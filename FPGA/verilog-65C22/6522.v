==> flow/design.v <==
`timescale 1ns / 1ps
module via6522(
    input cs,            
    input phi2,          
    input nReset,        
    input [3:0]rs,       
    input rWb,           
    input [7:0]dataIn,
    output reg [7:0]dataOut,
    input  [7:0]paIn,    
    output reg [7:0]paOut,   
    output reg [7:0]paMask,  
    input  [7:0]pbIn,    
    output reg [7:0]pbOut,   
    output reg [7:0]pbMask,
    output reg nIrq);        
initial begin
    reset();
end
always@(posedge phi2, negedge nReset)
begin
    if( ~nReset )
    begin
        reset();
    end else begin
        if( cs )
        begin
            if( ~rWb ) begin
                case( rs )
                4'd0: begin
                    writePb();
                end
                4'd1: begin
                    writePa();
                end
                4'd2: begin
                    writePbDir();
                end
                4'd3: begin
                    writePaDir();
                end
                default: begin
                    dataOut <= 0;
                end
                endcase
            end else begin
                case( rs )
                4'd0: begin
                    readPb();
                end
                4'd1: begin
                    readPa();
                end
                4'd2: begin
                    readPbDir();
                end
                4'd3: begin
                    readPaDir();
                end
                default: begin
                end
                endcase
            end
        end
    end
end
task readPb();
begin 
    dataOut <= (pbIn & ~pbMask) | (pbOut & pbMask);
end
endtask
task writePb();
    pbOut <= dataIn;
endtask
task readPa();
    dataOut <= paIn;
endtask
task writePa();
    paOut <= dataIn;
endtask
task readPbDir();
    dataOut <= pbMask;
endtask
task writePbDir();
    pbMask <= dataIn;
endtask
task readPaDir();
    dataOut <= paMask;
endtask
task writePaDir();
    paMask <= dataIn;
endtask
task reset();
begin
    dataOut <= 0;     
    nIrq <= 1;        
    paOut <= 0;
    paMask <= 0;
    pbOut <= 0;
    pbMask <= 0;
end
endtask
endmodule
# From RTL to reports: via6522
# The steps from the RTL of via6522 to its reports follow in flow order.
# Line numbers count from 1 in the design file above.
# Library cell names are shortened.
setup:
  top: "via6522"
  clock: "phi2"
  cell_library: "sky130hd"
  pvt_corner: "tt_025C_1v80"

# Elaborated design
# Source: Yosys, flattened and elaborated, memories not mapped. Widths are those after wreduce. Registers that Yosys merges into a memory's read port (data or address) are not register bits. Print and check cells do not count. Equal cells are merged and count once.
bits:
  output_inout_bits: 41
  reg_bits: 40
  input_bits: 32
  wordCells: 25
classes:
  n_reduce_logical: 7
  mux: 3
  eq_ne: 5
  logic: 5
ops:
  columns: ["cell", "n"]
  rows:
  - ["8-bit case mux with 4-bit select", 1]
  - ["8-bit bitwise AND", 2]
  - ["8-bit two-way mux", 2]
  - ["3-bit AND reduction", 5]
  - ["4-bit by 2-bit equality test with 1-bit output (second input constant)", 2]
  - ["8-bit bitwise OR", 1]
  - ["8-bit NOT", 1]
  - ["5-bit by 1-bit inequality test with 1-bit output (second input constant)", 1]
  - ["4-bit by 1-bit equality test with 1-bit output (second input constant)", 1]
  - ["4-bit logical NOT", 1]
  - ["4-bit OR reduction", 1]
  - ["2-bit by 1-bit inequality test with 1-bit output (second input constant)", 1]
  - ["1-bit NOT", 1]

# Logic depth
# Longest topological path by Yosys (ltp), each cell counted once; first at word level (registers and memories cut), then after technology mapping (sequential cells cut; the memories' decode and read muxes count).
depth:
  word_depth: 5
  abc_area: 0
  mapped_depth: 5
  depth_no_buf: 4

# Netlist
# The flow's flattened synthesis, as Yosys stat reports it; memories are mapped. The netlist is that of the ABC_AREA named above (0 if unset); the other value can give another one.
# Totals and module areas in this step are rounded.
by_type:
  columns: ["cell_type", "n", "area_total_um2"]
  rows:
  - ["dfrtp_1", 40, 1000.96]
  - ["mux2_2", 40, 450.432]
  - ["a32o_1", 8, 80.077]
  - ["mux2i_1", 8, 80.077]
  - ["nand2_1", 17, 63.811]
  - ["o211ai_1", 8, 60.058]
  - ["nor2b_1", 8, 50.048]
  - ["nor4b_4", 1, 23.773]
  - ["nand3b_2", 2, 22.522]
  - ["buf_2", 3, 15.014]
  - ["buf_6", 1, 11.261]
  - ["xnor2_1", 1, 8.758]
  - ["and3_2", 1, 7.507]
  - ["buf_1", 2, 7.507]
  - ["buf_4", 1, 7.507]
  - ["nor2_1", 2, 7.507]
  - ["and3_1", 1, 6.256]
  - ["nand2_2", 1, 6.256]
# Not listed: further types 3, cells in them 3.
mapped:
  buffers: 8
  cell_count: 148
  yosys_area_um2: 1922
  seqArea_um2: 1001
  ff_cells: 40

# Path before layout
# Source: OpenSTA report_checks on the synthesized netlist (no wires, ideal clock, input and output delay 20% of the period each), path of least setup slack; recovery checks are left aside. Register names are those of the netlist, which keeps one name where synthesis merged equal registers.
synth_timing:
  kind: "input-to-reg"
  from: "input port rs[3]"
  to: "register paMask[0]"
  input_delay_ps: 618
  launch_ps: 618
  delay_ps: 1151
  setup_time_ps: 125
  setup_slack_ps: 1322
  stages: 4
  required_time_ps: 2965
  arrival_ps: 1644
  n_path_buf: 1
  period_ps: 3090
  synth_period_reached_ps: 1768
# "delay_ps" is the arrival time less input delay plus setup time.
# "stages" counts driving pins, that of a launching flip-flop among them; a cell with two outputs on the path counts twice.
# "synth_period_reached_ps" is the clock period less the worst setup slack; recovery checks do not enter. This is arithmetic on one report: input and output delays are still those of the set period (20% each).
# Between the ends stands the longest chain of elaborated cells between them, by number of cells; it is not shown to be the way that was timed. Of several equally long chains one is given.
# Each line given opens the expression or statement behind the cell; cells for indexed reads and writes are added by Yosys, which also makes memories of some case tables.
synth_via:
  path_cell_list: "nor4b_4 > and3_2 > buf_6 > mux2_2"
  elab_chain_cells: 2
  cone_cells: 2
  cone_classes: "eq/ne (1); reduce/logical (1)"
synth_rtl:
  columns: ["element", "line_no", "source"]
  rows:
  - ["start: declaration", 6, "input [3:0]rs,"]
  - ["4-bit by 2-bit equality test with 1-bit output", 29, "case( rs )"]
  - ["3-bit AND reduction", null, null]
  - ["end: declaration", 12, "output reg [7:0]paMask,"]

# Path in the finished layout
# From the final timing report of flow run 2: the path of least setup slack in the routed layout; clock arrival at registers is part of the times.
# The report prints the path's times to 10 ps; the period is as set.
layout_timing:
  kind: "reg-to-output"
  from: "register pbMask[7]"
  to: "output port pbMask[7]"
  n_path_buf: 1
  output_delay_ps: 390
  launch_ps: 360
  period_ps: 1930
  setup_slack_ps: 160
  stages: 2
  required_time_ps: 1540
  arrival_ps: 1390
layout_via:
  path_cell_list: "dfrtp_1 > clkdlybuf4s50_1"
  elab_chain_cells: 0
  cone_cells: 0
  lines_between: 0
layout_rtl:
  columns: ["element", "line_no", "source"]
  rows:
  - ["start: declaration", 15, "output reg [7:0]pbMask,"]
  - ["end: declaration", 15, null]

Data sheet: physical implementation of via6522

Flow measurements of via6522 on sky130hd: 2 stored runs with different settings, listed in no order. Input and output delays are each 20% of the period that was set; the output load is 0.01 pF.
"period_less_ws_ps" is the run's clock period less its worst setup slack. It is reckoned from that one timing run; input and output delays stay at 20% of the period that was set.
"timing.worst_path_ps": the worst setup path's part of the clock period (all of it between registers, 20% less for each end at a port) less its slack. A launch clock that arrives late makes it longer, a capture clock that arrives late makes it shorter.
"fin_power_mw" is the tool's figure for a default switching activity; nothing was simulated.
"timing.worst_path_ps" is given in steps of 10 ps.
Measured values are rounded.

--- flow run 1 ---
==> flow/run.sh <==
#!/bin/bash
# the make line also repeats the synthesis and layout settings of config.mk as NAME=value (left out here)
make -C /OpenROAD-flow-scripts/flow DESIGN_CONFIG=/design/flow/config.mk WORK_HOME=/design/flow/orfs CLKGATE_MAP_FILE= finish
==> flow/config.mk <==
export PLATFORM = sky130hd
export DESIGN_NAME = via6522
export DESIGN_NICKNAME = via6522
export VERILOG_FILES = /design/flow/design.v
export SDC_FILE = /design/flow/constraint.sdc
export NUM_CORES = 4
export LEC_CHECK = 0
export ABC_AREA = 0
export CAP_MARGIN = 5
export CELL_PAD_IN_SITES_DETAIL_PLACEMENT = 0
export CORE_MARGIN = 2
export CORE_UTILIZATION = 71
export GPL_ROUTABILITY_DRIVEN = 1
export GPL_TIMING_DRIVEN = 1
export MIN_ROUTING_LAYER = met2
export SETUP_SLACK_MARGIN = 0.11
export SLEW_MARGIN = 30
export TNS_END_PERCENT = 75
==> flow/constraint.sdc <==
create_clock -name core_clock -period 1.56 [get_ports {phi2}]
set_input_delay 0.3120 -clock core_clock [delete_from_list [all_inputs] [get_ports {phi2}]]
set_output_delay 0.3120 -clock core_clock [all_outputs]
set_load 0.01 [all_outputs]

==> results, as YAML <==
outcome: "stopped before the end: placement reported GPL-0301"

--- flow run 2 ---
==> flow/run.sh <==
#!/bin/bash
# the make line also repeats the synthesis and layout settings of config.mk as NAME=value (left out here)
make -C /OpenROAD-flow-scripts/flow DESIGN_CONFIG=/design/flow/config.mk WORK_HOME=/design/flow/orfs CLKGATE_MAP_FILE= finish
==> flow/config.mk <==
export PLATFORM = sky130hd
export DESIGN_NAME = via6522
export DESIGN_NICKNAME = via6522
export VERILOG_FILES = /design/flow/design.v
export SDC_FILE = /design/flow/constraint.sdc
export NUM_CORES = 4
export LEC_CHECK = 0
export CAP_MARGIN = 35
export CORE_MARGIN = 6
export CORE_UTILIZATION = 55
export CTS_CLUSTER_SIZE = 53
export MIN_ROUTING_LAYER = met1
export PLACE_DENSITY_LB_ADDON = 0.28
export SLEW_MARGIN = 5
export TNS_END_PERCENT = 10
==> flow/constraint.sdc <==
create_clock -name core_clock -period 1.93 [get_ports {phi2}]
set_input_delay 0.3860 -clock core_clock [delete_from_list [all_inputs] [get_ports {phi2}]]
set_output_delay 0.3860 -clock core_clock [all_outputs]
set_load 0.01 [all_outputs]

==> results, as YAML <==
results:
  post_synth_area_um2: 1922
  total_die_area_um2: 5057
  final_cell_area_um2: 2835
  post_route_util_frac: 0.892
  worstSetupSlack_ps: 158
  final_setup_tns_ps: 0
  fin_power_mw: 2.364
  period_less_ws_ps: 1772
  timing.worst_path_ps: 1390
  worstPathKind: "reg-to-output"
