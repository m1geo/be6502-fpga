==> flow/design.v <==
module uart_rx(
input  wire       clk          ,  
input  wire       resetn       ,  
input  wire       uart_rxd     ,  
input  wire       uart_rx_en   ,  
output wire       uart_rx_break,  
output wire       uart_rx_valid,  
output reg  [PAYLOAD_BITS-1:0] uart_rx_data    
);
parameter   BIT_RATE        = 9600;  
localparam  BIT_P           = 1_000_000_000 * 1/BIT_RATE;  
parameter   CLK_HZ          =    50_000_000;
localparam  CLK_P           = 1_000_000_000 * 1/CLK_HZ;  
parameter   PAYLOAD_BITS    = 8;
parameter   STOP_BITS       = 1;
localparam integer CYCLES_PER_BIT     = BIT_P / CLK_P;
localparam       COUNT_REG_LEN      = 1+$clog2(CYCLES_PER_BIT);
reg rxd_reg;
reg rxd_reg_0;
reg [PAYLOAD_BITS-1:0] recieved_data;
reg [COUNT_REG_LEN-1:0] cycle_counter;
reg [3:0] bit_counter;
reg bit_sample;
reg [2:0] fsm_state;
reg [2:0] n_fsm_state;
localparam FSM_IDLE = 0;
localparam FSM_START= 1;
localparam FSM_RECV = 2;
localparam FSM_STOP = 3;
assign uart_rx_break = uart_rx_valid && ~|recieved_data;
assign uart_rx_valid = fsm_state == FSM_STOP && n_fsm_state == FSM_IDLE;
always @(posedge clk) begin
    if(!resetn) begin
        uart_rx_data  <= {PAYLOAD_BITS{1'b0}};
    end else if (fsm_state == FSM_STOP) begin
        uart_rx_data  <= recieved_data;
    end
end
wire next_bit     = cycle_counter == CYCLES_PER_BIT ||
                        fsm_state       == FSM_STOP && 
                        cycle_counter   == CYCLES_PER_BIT/2;
wire payload_done = bit_counter   == PAYLOAD_BITS  ;
always @(*) begin : p_n_fsm_state
    case(fsm_state)
        FSM_IDLE : n_fsm_state = rxd_reg      ? FSM_IDLE : FSM_START;
        FSM_START: n_fsm_state = next_bit     ? FSM_RECV : FSM_START;
        FSM_RECV : n_fsm_state = payload_done ? FSM_STOP : FSM_RECV ;
        FSM_STOP : n_fsm_state = next_bit     ? FSM_IDLE : FSM_STOP ;
        default  : n_fsm_state = FSM_IDLE;
    endcase
end
integer i = 0;
always @(posedge clk) begin : p_recieved_data
    if(!resetn) begin
        recieved_data <= {PAYLOAD_BITS{1'b0}};
    end else if(fsm_state == FSM_IDLE             ) begin
        recieved_data <= {PAYLOAD_BITS{1'b0}};
    end else if(fsm_state == FSM_RECV && next_bit ) begin
        recieved_data[PAYLOAD_BITS-1] <= bit_sample;
        for ( i = PAYLOAD_BITS-2; i >= 0; i = i - 1) begin
            recieved_data[i] <= recieved_data[i+1];
        end
    end
end
always @(posedge clk) begin : p_bit_counter
    if(!resetn) begin
        bit_counter <= 4'b0;
    end else if(fsm_state != FSM_RECV) begin
        bit_counter <= {COUNT_REG_LEN{1'b0}};
    end else if(fsm_state == FSM_RECV && next_bit) begin
        bit_counter <= bit_counter + 1'b1;
    end
end
always @(posedge clk) begin : p_bit_sample
    if(!resetn) begin
        bit_sample <= 1'b0;
    end else if (cycle_counter == CYCLES_PER_BIT/2) begin
        bit_sample <= rxd_reg;
    end
end
always @(posedge clk) begin : p_cycle_counter
    if(!resetn) begin
        cycle_counter <= {COUNT_REG_LEN{1'b0}};
    end else if(next_bit) begin
        cycle_counter <= {COUNT_REG_LEN{1'b0}};
    end else if(fsm_state == FSM_START || 
                fsm_state == FSM_RECV  || 
                fsm_state == FSM_STOP   ) begin
        cycle_counter <= cycle_counter + 1'b1;
    end
end
always @(posedge clk) begin : p_fsm_state
    if(!resetn) begin
        fsm_state <= FSM_IDLE;
    end else begin
        fsm_state <= n_fsm_state;
    end
end
always @(posedge clk) begin : p_rxd_reg
    if(!resetn) begin
        rxd_reg     <= 1'b1;
        rxd_reg_0   <= 1'b1;
    end else if(uart_rx_en) begin
        rxd_reg     <= rxd_reg_0;
        rxd_reg_0   <= uart_rxd;
    end
end
endmodule
`timescale 1ns / 1ns
module gs_uart_top (
    input clk,            
    input resetn,         
    input ADDR,           
    input CS,             
    input WE,             
    input [7:0] DI,       
    output [7:0] DO,      
    output IRQ,           
    input uart_rxd,       
    output uart_txd       
);
parameter CLK_HZ = 50000000;
parameter BIT_RATE = 115200;
parameter PAYLOAD_BITS = 8;  
wire [PAYLOAD_BITS-1:0] uart_rx_data;
wire uart_rx_valid;
wire uart_rx_break;
uart_rx #(
    .BIT_RATE(BIT_RATE),
    .PAYLOAD_BITS(PAYLOAD_BITS),
    .CLK_HZ(CLK_HZ)
) i_uart_rx(
    .clk          (clk),            
    .resetn       (resetn),         
    .uart_rxd     (uart_rxd),       
    .uart_rx_en   (1'b1),           
    .uart_rx_break(uart_rx_break),  
    .uart_rx_valid(uart_rx_valid),  
    .uart_rx_data (uart_rx_data)    
);
wire [PAYLOAD_BITS-1:0]  uart_tx_data;
wire uart_tx_busy;
wire uart_tx_en;
uart_tx #(
    .BIT_RATE(BIT_RATE),
    .PAYLOAD_BITS(PAYLOAD_BITS),
    .CLK_HZ(CLK_HZ)
) i_uart_tx(
    .clk          (clk),            
    .resetn       (resetn),         
    .uart_txd     (uart_txd),       
    .uart_tx_en   (uart_tx_en),     
    .uart_tx_busy (uart_tx_busy),   
    .uart_tx_data (uart_tx_data)    
);
reg uart_rx_break_r;
reg uart_rx_valid_r;
always @ (posedge clk) begin
    if (uart_rx_break)
        uart_rx_break_r <= 1'b1;
    else if ((CS & ADDR) | ~resetn)
        uart_rx_break_r <= 1'b0;
    if (uart_rx_valid)
        uart_rx_valid_r <= 1'b1;
    else if ((CS & ADDR) | ~resetn)
        uart_rx_valid_r <= 1'b0;
end
wire [7:0] status_register;
assign status_register = {1'b0, 1'b0, 1'b0, uart_tx_busy, 1'b0, 1'b0, uart_rx_break_r, uart_rx_valid_r};
assign DO = ADDR ? status_register : uart_rx_data[7:0];  
assign IRQ = uart_rx_break_r | uart_rx_valid_r;
assign uart_tx_data = DI;
assign uart_tx_en = (CS & WE & ~ADDR);  
endmodule
module uart_tx(
input  wire         clk         ,  
input  wire         resetn      ,  
output wire         uart_txd    ,  
output wire         uart_tx_busy,  
input  wire         uart_tx_en  ,  
input  wire [PAYLOAD_BITS-1:0]   uart_tx_data   
);
parameter   BIT_RATE        = 9600;  
localparam  BIT_P           = 1_000_000_000 * 1/BIT_RATE;  
parameter   CLK_HZ          =    50_000_000;
localparam  CLK_P           = 1_000_000_000 * 1/CLK_HZ;  
parameter   PAYLOAD_BITS    = 8;
parameter   STOP_BITS       = 1;
localparam integer CYCLES_PER_BIT     = BIT_P / CLK_P;
localparam       COUNT_REG_LEN      = 1+$clog2(CYCLES_PER_BIT);
reg txd_reg;
reg [PAYLOAD_BITS-1:0] data_to_send;
reg [COUNT_REG_LEN-1:0] cycle_counter;
reg [3:0] bit_counter;
reg [2:0] fsm_state;
reg [2:0] n_fsm_state;
localparam FSM_IDLE = 0;
localparam FSM_START= 1;
localparam FSM_SEND = 2;
localparam FSM_STOP = 3;
assign uart_tx_busy = fsm_state != FSM_IDLE;
assign uart_txd     = txd_reg;
wire next_bit     = cycle_counter == CYCLES_PER_BIT;
wire payload_done = bit_counter   == PAYLOAD_BITS  ;
wire stop_done    = bit_counter   == STOP_BITS && fsm_state == FSM_STOP;
always @(*) begin : p_n_fsm_state
    case(fsm_state)
        FSM_IDLE : n_fsm_state = uart_tx_en   ? FSM_START: FSM_IDLE ;
        FSM_START: n_fsm_state = next_bit     ? FSM_SEND : FSM_START;
        FSM_SEND : n_fsm_state = payload_done ? FSM_STOP : FSM_SEND ;
        FSM_STOP : n_fsm_state = stop_done    ? FSM_IDLE : FSM_STOP ;
        default  : n_fsm_state = FSM_IDLE;
    endcase
end
integer i = 0;
always @(posedge clk) begin : p_data_to_send
    if(!resetn) begin
        data_to_send <= {PAYLOAD_BITS{1'b0}};
    end else if(fsm_state == FSM_IDLE && uart_tx_en) begin
        data_to_send <= uart_tx_data;
    end else if(fsm_state       == FSM_SEND       && next_bit ) begin
        for ( i = PAYLOAD_BITS-2; i >= 0; i = i - 1) begin
            data_to_send[i] <= data_to_send[i+1];
        end
    end
end
always @(posedge clk) begin : p_bit_counter
    if(!resetn) begin
        bit_counter <= 4'b0;
    end else if(fsm_state != FSM_SEND && fsm_state != FSM_STOP) begin
        bit_counter <= {COUNT_REG_LEN{1'b0}};
    end else if(fsm_state == FSM_SEND && n_fsm_state == FSM_STOP) begin
        bit_counter <= {COUNT_REG_LEN{1'b0}};
    end else if(fsm_state == FSM_STOP&& next_bit) begin
        bit_counter <= bit_counter + 1'b1;
    end else if(fsm_state == FSM_SEND && next_bit) begin
        bit_counter <= bit_counter + 1'b1;
    end
end
always @(posedge clk) begin : p_cycle_counter
    if(!resetn) begin
        cycle_counter <= {COUNT_REG_LEN{1'b0}};
    end else if(next_bit) begin
        cycle_counter <= {COUNT_REG_LEN{1'b0}};
    end else if(fsm_state == FSM_START || 
                fsm_state == FSM_SEND  || 
                fsm_state == FSM_STOP   ) begin
        cycle_counter <= cycle_counter + 1'b1;
    end
end
always @(posedge clk) begin : p_fsm_state
    if(!resetn) begin
        fsm_state <= FSM_IDLE;
    end else begin
        fsm_state <= n_fsm_state;
    end
end
always @(posedge clk) begin : p_txd_reg
    if(!resetn) begin
        txd_reg <= 1'b1;
    end else if(fsm_state == FSM_IDLE) begin
        txd_reg <= 1'b1;
    end else if(fsm_state == FSM_START) begin
        txd_reg <= 1'b0;
    end else if(fsm_state == FSM_SEND) begin
        txd_reg <= data_to_send[0];
    end else if(fsm_state == FSM_STOP) begin
        txd_reg <= 1'b1;
    end
end
endmodule
* Reports on gs_uart_top *
What the tools print for gs_uart_top, step after step.
Line numbers count from 1 in the design file above.
Operators carry their Yosys type and port widths (W data, S select, Z words).
A cell with n/a has no value.

set-up
  top = gs_uart_top
  clock = clk
  standard-cell library = sky130hd
  library corner = tt_025C_1v80

* Word-level counts *
Source: Yosys, flattened and elaborated, memories not mapped. Widths are those after wreduce. Registers that Yosys merges into a memory's read port (data or address) are not register bits. Print and check cells do not count. Equal cells are merged and count once.

storage and ports
  RAM bits = 0
  output and inout bits = 10
  word width x clocked read ports = 0
  latch bits = 0
  input port bits = 14
  memory bits (read-only) = 0
  cells after elaboration = 110
  flip-flop bits (word level) = 64
  memories = 0

cells by class
  muxes and demuxes = 30
  multipliers = 0
  equality and inequality tests = 16
  add/subtract/negate cells = 4
  shifts and indexed selects = 0
  divide/modulo/power cells = 0
  bitwise operators = 7
  $lt $le $gt $ge = 0
  reduce/logical cells = 30

operators with widths
  cell                     number
  $pmux W3 S4              2
  $mux W1                  21
  $add A10 B1 Y10 const B  2
  $eq A10 B9 Y1 const B    2
  $eq A3 B2 Y1 const B     5
  $logic_and A1 B1 Y1      10
  $eq A10 B8 Y1 const B    1
  $reduce_or A2 Y1         5
  $ne A3 B2 Y1 const B     3
  $logic_not A3 Y1         3
  $add A4 B1 Y4 const B    2
  $eq A4 B4 Y1 const B     2
  $reduce_or A8 Y1         1
  $mux W8                  1
  $mux W4                  2
  $mux W2                  4
  $eq A3 B1 Y1 const B     2
  $reduce_bool A3 Y1       2
  $logic_or A1 B1 Y1       5
  $reduce_bool A2 Y1       2
  $eq A4 B1 Y1 const B     1
  $and A1 B1 Y1            3
  $reduce_or A3 Y1         1
  $or A1 B1 Y1             2
  $not A1 Y1               2
  $logic_not A1 Y1         1

* Longest topological paths *
Depth = most cells in a row (Yosys ltp): at word level without a register or memory, in the mapped netlist without a sequential cell, where the memories' decode and read muxes count.

logic depth
  depth after elaboration = 8
  ABC_AREA = 0
  depth in mapped cells = 7
  mapped depth without buffers = 6

* Netlist *
The flow's flattened synthesis, as Yosys stat reports it; memories are mapped. The netlist is that of the ABC_AREA named above (0 if unset); the other value can give another one.
The area totals of this step are shown rounded.

synthesis totals
  buffers = 11
  mapped cells = 325
  area of sequential cells = 0.00128 mm2
  mapped flip-flops = 64
  cell area after synthesis = 0.00294 mm2

cells by type
  cell type                  number  area in all (um2)
  sky130_fd_sc_hd__dfxtp_1   64      1.28E+03
  sky130_fd_sc_hd__mux2i_1   26      260.25
  sky130_fd_sc_hd__nor2_1    42      157.651
  sky130_fd_sc_hd__ha_1      10      125.12
  sky130_fd_sc_hd__xor2_1    13      113.859
  sky130_fd_sc_hd__a21oi_1   20      100.096
  sky130_fd_sc_hd__nand2_1   26      97.594
  sky130_fd_sc_hd__nand3_1   15      75.072
  sky130_fd_sc_hd__nand4_1   10      62.56
  sky130_fd_sc_hd__inv_1     14      52.55
  sky130_fd_sc_hd__xnor2_1   6       52.55
  sky130_fd_sc_hd__nor2b_1   7       43.792
  sky130_fd_sc_hd__clkbuf_1  10      37.536
  sky130_fd_sc_hd__nand2b_1  6       37.536
  sky130_fd_sc_hd__o21ai_0   6       30.029
  sky130_fd_sc_hd__and3_1    4       25.024
  sky130_fd_sc_hd__mux2_2    2       22.522
  sky130_fd_sc_hd__nand3b_1  3       22.522

Other cell types: 28; their cells: 41.
The figures by module come from a second, unflattened synthesis with its own total; it is not the netlist above.

unflattened totals
  cells (unflattened synthesis) = 337
  area (unflattened synthesis) = 0.00321 mm2

Rows give one instance, submodules left out.

by module
  module       area (mm2)  seq. area (mm2)  times used  cells
  uart_rx      0.00172     0.000741         1           174
  uart_tx      0.00131     0.0005           1           145
  gs_uart_top  0.000181    0.00004          1           18

* Worst setup path after synthesis *
OpenSTA on the mapped netlist: ideal clock, no wires. The path of least setup slack (recovery checks aside). Input and output delay are each 20% of the period. Register names are those of the netlist, which keeps one name where synthesis merged equal registers.

path post-synthesis
  kind = reg-to-reg
  start = reg i_uart_tx.cycle_counter[0]
  end = reg i_uart_tx.bit_counter[3]
  stages = 7
  arrival time = 1.839 ns
  library setup time = 0.070 ns
  setup slack = 0.731 ns
  clock period = 2.64 ns
  data required time = 2.570 ns
  delay of the path = 1.909 ns
  buffers on the path = 0
  time at the first pin = 0.000 ns
  period reached after synthesis = 1.909 ns

"delay of the path" = arrival - input delay + setup time.
"stages": output pins that drive a net of the path, with the launching flip-flop's if there is one; two outputs of one cell count as two.
"period reached after synthesis" is the clock period less the worst setup slack; recovery checks do not enter. This is arithmetic on one report: input and output delays are still those of the set period (20% each).
The rows between start and end are the longest chain of elaborated cells between them; the timing report does not say that the signal goes this way. Where chains are equally long, one stands for them.
Each line given opens the expression or statement behind the cell; cells for indexed reads and writes are added by Yosys, which also makes memories of some case tables.
At most two assigning lines are given for a register; there are more.

between the ends, post-synthesis
  cell sequence = sky130_fd_sc_hd__dfxtp_1 sky130_fd_sc_hd__inv_1 sky130_fd_sc_hd__ha_1 sky130_fd_sc_hd__or3b_4 sky130_fd_sc_hd__or3_4 sky130_fd_sc_hd__or4_1 sky130_fd_sc_hd__a21oi_1
  length of the longest elaborated chain = 6
  elaborated cells between the ends (all ways) = 11
  classes of those cells = eq/ne (2); mux (4); reduce/logical (5)

ends and longest elaborated chain, post-synthesis
  item                 line  RTL
  start, declared      193   reg [COUNT_REG_LEN-1:0] cycle_counter;
  start, assigned      242   cycle_counter <= {COUNT_REG_LEN{1'b0}};
  start, assigned      248   cycle_counter <= cycle_counter + 1'b1;
  $eq A10 B9 Y1        203   wire next_bit     = cycle_counter == CYCLES_PER_BIT;
  $mux W2              209   FSM_START: n_fsm_state = next_bit     ? FSM_SEND : FSM_START;
  $pmux W3 S4          207   case(fsm_state)
  $eq A3 B2 Y1         232   end else if(fsm_state == FSM_SEND && n_fsm_state == FSM_STOP) begin
  $logic_and A1 B1 Y1  232
  $reduce_or A3 Y1     n/a
  end, assigned        235   bit_counter <= bit_counter + 1'b1;
  end, assigned        237   bit_counter <= bit_counter + 1'b1;
  end, declared        194   reg [3:0] bit_counter;

* Worst path after layout *
From the final timing report of stored run 1: the path of least setup slack in the routed layout; clock arrival at registers is part of the times.

path post-layout
  kind = input-to-output
  start = in ADDR
  end = out DO[4]
  stages = 5
  clock period = 4.04 ns
  data required time = 3.23 ns
  external input delay = 0.81 ns
  time at the first pin = 0.81 ns
  setup slack = 0.58 ns
  buffers on the path = 3
  arrival time = 2.65 ns
  external output delay = 0.81 ns

The rows between start and end are the longest chain of elaborated cells between them; the timing report does not say that the signal goes this way. Where chains are equally long, one stands for them.

between the ends, post-layout
  cell sequence = sky130_fd_sc_hd__clkdlybuf4s50_1 sky130_fd_sc_hd__clkbuf_1 sky130_fd_sc_hd__nor2_1 sky130_fd_sc_hd__a21oi_1 sky130_fd_sc_hd__clkdlybuf4s50_1
  length of the longest elaborated chain = 1
  elaborated cells between the ends (all ways) = 1
  RTL lines with such cells = 1
  classes of those cells = mux (1)

ends and longest elaborated chain, post-layout
  item             line  RTL
  start, declared  113   input ADDR,
  $mux W8          170   assign DO = ADDR ? status_register : uart_rx_data[7:0];
  end, declared    117   output [7:0] DO,

Hand-over note for gs_uart_top

gs_uart_top through Yosys and OpenROAD on sky130hd: 2 stored runs, unordered, with their settings and measured results. The constraints put input and output delay at 20% of the set period each and load the outputs with 0.01 pF.
"total power of the final layout" rests on the timing tool's default activity at the inputs, not on a simulated workload.
Results are given in rounded form.
A setting shown as n/a is not set for that run.

setting or result                        stored run 1  stored run 2
period_ns                                4.04          2.84
CORE_UTILIZATION                         17            38
SETUP_SLACK_MARGIN                       -0.36         -0.27
PLACE_DENSITY_LB_ADDON                   0.26          0.18
CORE_MARGIN                              10            2
CELL_PAD_IN_SITES_DETAIL_PLACEMENT       0             n/a
GPL_TIMING_DRIVEN                        0             n/a
CTS_CLUSTER_SIZE                         63            n/a
CAP_MARGIN                               30            20
MIN_ROUTING_LAYER                        met2          met1
MAX_ROUTING_LAYER                        met5          n/a
SLEW_MARGIN                              20            20
HOLD_SLACK_MARGIN                        n/a           0.11
CORE_ASPECT_RATIO                        n/a           0.93
CELL_PAD_IN_SITES_GLOBAL_PLACEMENT       n/a           3
TNS_END_PERCENT                          n/a           10
CTS_CLUSTER_DIAMETER                     n/a           363
chip area after synthesis (Yosys) (mm2)  0.00294       0.00294
total power of the final layout (µW)     1480          1800
worst setup slack after layout (ns)      0.583         0.217
standard-cell area after layout (mm2)    0.00375       0.0035
utilization of the finished layout (%)   21.9          47.3
area of the die (mm2)                    0.023         0.00846
total negative setup slack (ns)          0.000         0.000

End of note.
